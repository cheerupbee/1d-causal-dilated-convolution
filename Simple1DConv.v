==> flow/design.v <==
`timescale 1ns / 1ps
module Simple1DConv(
    input clk,
    input reset,
    input wire signed [7:0] x,
    output reg signed [7:0] y,
    input h_write,
    input [3:0] h_index,
    input [7:0] h_value
    );
    parameter integer KERNEL_SIZE = 3;
    integer i;
    reg signed [7:0] x_delay[0:KERNEL_SIZE-1];
    reg signed [7:0] h[0:KERNEL_SIZE-1];
    reg signed [15:0] sum;
    reg signed [15:0] mul[0:KERNEL_SIZE-1];
    always @ (posedge clk or posedge reset) begin
        if(reset) begin
            for(i=0; i<KERNEL_SIZE; i=i+1) begin
                x_delay[i] <= 8'd0;
            end
        end
        else begin
            for(i=1; i<KERNEL_SIZE; i=i+1) begin
                x_delay[i] <= x_delay[i-1];
            end
            x_delay[0] <= x; 
        end
    end
    always @ (posedge clk or posedge reset) begin  
        if(reset) begin
            for(i=0; i<KERNEL_SIZE; i=i+1) begin
                h[i] <= 8'd1 + i;
            end
        end
        else begin
            if(h_write == 1) begin
                h[h_index] <= h_value;
            end
        end
    end
    always @ (*) begin  
        for(i=0; i<KERNEL_SIZE; i=i+1) begin
            mul[i] = x_delay[i] * h[i];
        end
        sum = 0;
        for(i=0; i<KERNEL_SIZE; i=i+1) begin
            sum = sum + mul[i];
        end
    end
    always @ (posedge clk or posedge reset) begin
        if(reset) begin
            y <= 0;
        end
        else begin
            if(sum >= 127) begin
                y <= 8'd127;
            end
        else if(sum <=-128) begin
                y <= -8'd128;
            end
        else begin
                y <= sum[7:0];
            end                
        end
    end
endmodule
== From RTL to reports: Simple1DConv ==
The steps from the RTL of Simple1DConv to its reports follow in flow order.
Lines are those of the file above, counted from 1.
Library cell names are shortened.
The mark n/a stands for no value.
Inputs
  top module: Simple1DConv
  clock port: clk
  library: sky130hd
  corner: tt_025C_1v80

== Word level ==
Counts by Yosys on the flattened word-level netlist (proc, flatten, opt, wreduce). Print and check cells are left out. Cells with the same type and inputs are merged into one.
Bit counts
  output and inout port bits: 8
  register bits after elaboration: 56
  word-level cells: 22
Cells by class
  add/subtract/negate cells: 2
  order comparisons: 2
  muxes and demuxes: 2
  equality and inequality tests: 2
  reduce/logical cells: 4
  multiply operators: 3
Operators by type and width (count)
  8-bit by 8-bit multiplier with 16-bit output: 3
  16-bit adder: 2
  16-bit by 8-bit >= comparator with 1-bit output with constant B: 1
  16-bit by 8-bit less-or-equal comparator with 1-bit output with constant B: 1
  8-bit 2-to-1 mux: 2
  2-bit AND reduction: 3
  2-bit by 1-bit equality test with 1-bit output with constant B: 1
  2-bit equality test with constant B: 1
  2-bit zero test: 1

== Logic depth ==
Yosys ltp: most cells in a row. Word level: on the elaborated netlist, between registers, memories and ports. Mapped: between sequential cells and ports; inverters and the memories' decode and read muxes count.
Logic depth
  word-level depth: 6
  ABC_AREA: 0
  mapped depth: 25
  depth with buffers taken out: 23

== Mapped cells and area ==
Yosys stat after the flow's synthesis: flattened, memories mapped to cells. It holds for the ABC_AREA given above (unset counts as 0); a run with the other value may have another netlist.
Mapped netlist
  mapped area: 9804.4 µm²
  cell count: 952
  sequential part of the area: 1406.3 µm²
  flip-flops: 56
Cells by type (count)
  fa_1: 213
  dfrtp_1: 52
  inv_1: 267
  ha_1: 73
  and2_1: 103
  nand2_1: 77
  mux2_2: 23
  xnor2_1: 19
  dfstp_2: 4
  nand2b_1: 14
  a211oi_1: 9
  a31oi_1: 10
  nor2_1: 16
  xor2_1: 6
  o2111ai_1: 4
  a21oi_1: 6
  xnor2_4: 1
  o311ai_4: 1
Other cell types: 31; their cells: 54.

== Path before layout ==
Source: OpenSTA report_checks on the synthesized netlist (no wires, ideal clock, input and output delay 20% of the period each), path of least setup slack; recovery checks are left aside. Register names are those of the netlist, which keeps one name where synthesis merged equal registers.
Path after synthesis
  path type: reg2reg
  start: register h[0][1]
  end: register y[0]
  arrival: 6.228 ns
  period: 6.22 ns
  delay of the path: 6.322 ns
  slack: -0.103 ns
  required time: 6.126 ns
  buffers on the path: 0
  launch time at the first pin: 0.000 ns
  stages: 21
  synthesis period reached: 6.323 ns
"delay of the path" is the arrival time less input delay plus setup time.
"stages" counts driving pins, that of a launching flip-flop among them; a cell with two outputs on the path counts twice.
"synthesis period reached" is the clock period less the worst setup slack; recovery checks do not enter. This is arithmetic on one report: input and output delays are still those of the set period (20% each).
The rows between start and end are the longest chain of elaborated cells between them; the timing report does not say that the signal goes this way. Where chains are equally long, one stands for them.
A line is the first line of the expression or statement that the cell stems from. Yosys adds cells for indexed reads and writes and turns some case tables into memories.
At most two assigning lines are given for a register; there are more.
On the way, after synthesis
  path through: dfrtp_1 and2_1 fa_1 fa_1 fa_1 inv_1 fa_1 inv_1 fa_1 fa_1 inv_1 fa_1 inv_1 ha_1 a21oi_1 and2_1 a31oi_1 a311o_1 nor4_1 a41oi_2 a211oi_1
  length of the longest elaborated chain: 6
  elaborated cells between the ends (all ways): 7
  RTL lines with such cells: 4
Ends and longest elaborated chain, after synthesis
  from (decl): line 14  | reg signed [7:0] h[0:KERNEL_SIZE-1];
  from (assign): line 33  | h[i] <= 8'd1 + i;
  from (assign): line 38  | h[h_index] <= h_value;
  8-bit by 8-bit multiplier with 16-bit output: line 44  | mul[i] = x_delay[i] * h[i];
  16-bit adder (2 in a row): line 48  | sum = sum + mul[i];
  16-bit by 8-bit less-or-equal comparator with 1-bit output: line 59  | else if(sum <=-128) begin
  8-bit 2-to-1 mux: line 59
  8-bit 2-to-1 mux: line 56  | if(sum >= 127) begin
  to (assign): line 60  | y <= -8'd128;
  to (assign): line 63  | y <= sum[7:0];
  to (decl): line 6  | output reg signed [7:0] y,

== Worst path after layout ==
From the final timing report of run 1: the path of least setup slack in the routed layout; clock arrival at registers is part of the times.
Path post-layout
  path type: reg2reg
  start: register h[1][3]
  end: register y[6]
  required time: 9.79 ns
  buffers on the path: 0
  period: 9.57 ns
  arrival: 7.49 ns
  slack: 2.30 ns
  launch time at the first pin: 0.31 ns
  stages: 23
The rows between start and end are the longest chain of elaborated cells between them; the timing report does not say that the signal goes this way. Where chains are equally long, one stands for them.
At most two assigning lines are given for a register; there are more.
On the way, post-layout
  path through: dfrtp_1 and2_1 inv_1 fa_1 inv_1 fa_1 inv_1 fa_1 inv_1 fa_1 fa_1 fa_1 inv_1 fa_1 inv_1 ha_1 a21oi_1 and2_1 a31oi_1 a311o_1 nor4_1 a41oi_2 a211oi_1
  length of the longest elaborated chain: 6
  elaborated cells between the ends (all ways): 7
  RTL lines with such cells: 4
Ends and longest elaborated chain, post-layout
  from (decl): line 14  | reg signed [7:0] h[0:KERNEL_SIZE-1];
  from (assign): line 33  | h[i] <= 8'd1 + i;
  from (assign): line 38  | h[h_index] <= h_value;
  8-bit by 8-bit multiplier with 16-bit output: line 44  | mul[i] = x_delay[i] * h[i];
  16-bit adder (2 in a row): line 48  | sum = sum + mul[i];
  16-bit by 8-bit less-or-equal comparator with 1-bit output: line 59  | else if(sum <=-128) begin
  8-bit 2-to-1 mux: line 59
  8-bit 2-to-1 mux: line 56  | if(sum >= 127) begin
  to (assign): line 60  | y <= -8'd128;
  to (assign): line 63  | y <= sum[7:0];
  to (decl): line 6  | output reg signed [7:0] y,

Subject: Simple1DConv on sky130hd, stored results

Hello all,

Record of 2 stored runs of the RTL-to-layout flow on Simple1DConv, platform sky130hd. The runs are unordered. Constraints: input delay and output delay 20% of the set period each, output load 0.01 pF.
By "period achieved" is meant the clock period of the run minus its worst setup slack. This is arithmetic on one report: input and output delays are still those of the set period (20% each).
"time on the worst setup path": the worst setup path's part of the clock period (all of it between registers, 20% less for each end at a port) less its slack. A launch clock that arrives late makes it longer, a capture clock that arrives late makes it shorter.

==> run 1: settings <==
{ "period_ns": 9.57, "CORE_UTILIZATION": 53, "PLACE_DENSITY": 0.55, "CORE_MARGIN": 2, "CELL_PAD_IN_SITES_GLOBAL_PLACEMENT": 2, "CELL_PAD_IN_SITES_DETAIL_PLACEMENT": 0, "GPL_ROUTABILITY_DRIVEN": 1, "CTS_CLUSTER_SIZE": 71, "CAP_MARGIN": 15, "SLEW_MARGIN": 15, "MIN_ROUTING_LAYER": "met2", "MAX_ROUTING_LAYER": "met5" }
==> run 1: results <==
utilization of the finished layout: 0.581
chip area in the Yosys report: 9804.4 µm²
post-route setup TNS: 0.000 ns
period achieved: 7.271 ns
time on the worst setup path: 7.27 ns
class of the worst setup path: reg2reg
post-route worst hold slack: 0.594 ns
die area: 19602.8 µm²
standard-cell area after layout: 10503.8 µm²
worst slack on setup checks: 2.299 ns

==> run 2: settings <==
{ "period_ns": 11.2, "CORE_UTILIZATION": 63, "PLACE_DENSITY_LB_ADDON": 0.07, "CORE_ASPECT_RATIO": 1.56, "CELL_PAD_IN_SITES_GLOBAL_PLACEMENT": 0, "ABC_AREA": 1, "CTS_CLUSTER_SIZE": 96, "CAP_MARGIN": 5, "SLEW_MARGIN": 40, "CORE_MARGIN": 2 }
==> run 2: results <==
utilization of the finished layout: 0.68
chip area in the Yosys report: 10107.2 µm²
post-route setup TNS: 0.000 ns
period achieved: 6.610 ns
time on the worst setup path: 6.61 ns
class of the worst setup path: reg2reg
post-route worst hold slack: 0.496 ns
die area: 17097.5 µm²
standard-cell area after layout: 10627.7 µm²
worst slack on setup checks: 4.590 ns

Thanks
